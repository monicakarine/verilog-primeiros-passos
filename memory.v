==> flow/design.v <==
module memory
#(parameter integer AWIDTH=5,
  parameter integer DWIDTH=8)
( input clk, wr,rd,
  input [AWIDTH-1:0] addr,
  inout [DWIDTH-1:0] data
);
reg [DWIDTH-1:0] data_out;
reg [DWIDTH-1:0] mem [31:0];  
assign data = rd ? data_out : 8'bz;
always @(posedge clk)  
	begin
		if (!rd & wr)   
			mem[addr] <= data;
		else  
			data_out <= mem[addr];
	end
endmodule
# == From RTL to reports: memory ==
# Tool output for the design above, in the order of the flow.
# Line numbers count from 1 in the design file above.
# Library cell names are shortened.
# The mark n/a stands for no value.
# design
design,memory
clock_port,clk
library,sky130hd
corner,tt_025C_1v80

# == Word level ==
# Counts by Yosys on the flattened word-level netlist (proc, flatten, opt, wreduce; memories kept). Register bits leave out memories and registers merged into their read ports (data or address); mux counts leave out enables and synchronous resets folded into registers. Print and check cells are left out. Cells with the same type and inputs are merged into one.
# Memory sizes are those after Yosys's memory passes, which may raise the word count (mostly to a power of two), join words into wider ones and drop unused or constant bits.
# bits
reg_bits,0
latchBits,0
mem_bits_rw,256
mem_bits_ro,0
clocked_rd_ports_x_width,8
n_memories,1
inputBits,8
out_inout_bits,8
# classes
n_addsub,0
n_mul,0
div_mod_pow,0
compare,0
equal,0
n_shift,0
n_mux,4
bitwise,1
reduce_logical,2
# memory_table
name,words,width,read_ports,write_ports,line_no,rtl
mem,32,8,1,1,9,reg [DWIDTH-1:0] mem [31:0];
# op_table
op,n
two-way mux 8 bit,2
two-way mux 5 bit,1
logical NOT 1 bit,2
AND 1 bit,1
two-way mux 1 bit,1

# == Longest topological paths ==
# Depth = most cells in a row (Yosys ltp): at word level without a register or memory, in the mapped netlist without a sequential cell, where the memories' decode and read muxes count.
# logic_depth
depth_word,3
abc_area,1
mapped_depth,12
mapped_depth_nobuf,9

# == Synthesis result ==
# Yosys stat after the flow's synthesis: flattened, memories mapped to cells. It holds for the ABC_AREA given above (unset counts as 0); a run with the other value may have another netlist.
# by_type
cell_type,n
edfxtp_1,264
nand2_1,680
nor2_1,49
buf_2,23
buf_4,14
nor3_2,8
inv_2,9
clkbuf_1,8
inv_1,6
nand3_1,4
buf_6,1
# synth_totals
stdcells,1066
area_um2,11081.9
seq_area_um2,7927.6
ffs,264
n_buf,46

# == Path before layout ==
# Source: OpenSTA report_checks on the synthesized netlist (no wires, ideal clock, input and output delay 20% of the period each), path of least setup slack; recovery checks are left aside. Register names are those of the netlist, which keeps one name where synthesis merged equal registers.
# synth_path
path_kind,input-to-reg
start,input port addr[2]
end,memory mem[28][0]
period_ns,2.77
in_delay_ns,0.554
launch_ns,0.554
arrival_time_ns,1.646
setup_slack_ns,0.754
delay_ns,1.462
driving_pins,5
path_buffers,1
period_less_setup_slack_ns,2.016
# "delay_ns" is the arrival time less input delay plus setup time.
# "driving_pins": output pins that drive a net of the path, with the launching flip-flop's if there is one; two outputs of one cell count as two.
# "period_less_setup_slack_ns" is the clock period less the worst setup slack; recovery checks do not enter. This is arithmetic on one report: input and output delays are still those of the set period (20% each).
# The rows between start and end are the longest chain of elaborated cells between them; the timing report does not say that the signal goes this way. Where chains are equally long, one stands for them.
# A line is the first line of the expression or statement that the cell stems from. Yosys adds cells for indexed reads and writes and turns some case tables into memories.
# synth_between
cell_sequence,buf_4 -> inv_2 -> nor3_2 -> inv_1 -> nor2_1
elab_chain_cells,1
cone_cells,1
# synth_lines
element,line_no,rtl
from (decl),5,"input [AWIDTH-1:0] addr,"
two-way mux 5 bit,13,if (!rd & wr)
to (decl),9,reg [DWIDTH-1:0] mem [31:0];

# == Worst path after layout ==
# Path of least setup slack in the final report of entry A (OpenROAD, finished layout, wires in). Where an end is a register, its clock arrival counts in the times.
# layout_path
path_kind,input-to-reg
start,input port wr
end,memory mem[10][0]
period_ns,2.81
in_delay_ns,0.56
launch_ns,0.56
arrival_time_ns,2.22
setup_slack_ns,0.84
driving_pins,7
path_buffers,3
# The rows between start and end are the longest chain of elaborated cells between them; the timing report does not say that the signal goes this way. Where chains are equally long, one stands for them.
# Only ways into the end's enable, where the timed path ends, are counted here.
# layout_between
cell_sequence,clkdlybuf4s50_1 -> inv_1 -> nor2_1 -> nand3_1 -> buf_4 -> nor2_1 -> buf_4
elab_chain_cells,2
cone_cells,3
# layout_lines
element,line_no,rtl
from (decl),4,"( input clk, wr,rd,"
AND 1 bit,13,if (!rd & wr)
two-way mux 5 bit,13,
to (decl),9,reg [DWIDTH-1:0] mem [31:0];

# Flow measurements of memory on sky130hd: 2 stored runs with different settings, listed in no order. Input and output delays are each 20% of the period that was set; the output load is 0.01 pF.
# By "achieved_clock_period_ns" is meant the clock period of the run minus its worst setup slack. This is arithmetic on one report: input and output delays are still those of the set period (20% each).
# "worstPathTime_ns" is the time allowed to the run's worst setup path (the clock period less input and output delay, where it has them) less its slack. Clock arrival times count: a late capture clock shortens it, a late launch clock lengthens it.
# "power.total_mw": no workload was simulated; the value follows from the tool's default switching activity.
# A setting shown as - is not set for that run.
setting or result,entry A,entry B
period_ns,2.81,3.52
CORE_UTILIZATION,20,39
PLACE_DENSITY,0.5,-
CELL_PAD_IN_SITES_GLOBAL_PLACEMENT,3,-
ABC_AREA,1,-
CAP_MARGIN,35,20
SLEW_MARGIN,10,20
MAX_ROUTING_LAYER,met4,-
CORE_MARGIN,2,2
SETUP_SLACK_MARGIN,-,0.9
PLACE_DENSITY_LB_ADDON,-,0.23
CORE_ASPECT_RATIO,-,0.55
TNS_END_PERCENT,-,50
GPL_TIMING_DRIVEN,-,1
CTS_CLUSTER_SIZE,-,79
fin_tns_ns,0.000,0.000
synthArea_um2,11081.9,10326.2
final_stdcell_area_um2,13619.3,11901.4
worstSetupSlack_ns,0.836,0.959
achieved_clock_period_ns,1.974,2.561
power.total_mw,9.805,6.746
design.die.area_um2,57307.6,27853.6
worstPathTime_ns,1.41,1.86
critical_path_type,input-to-reg,input-to-reg
util_frac,0.248,0.454
fin_hold_ws_ns,0.117,0.268
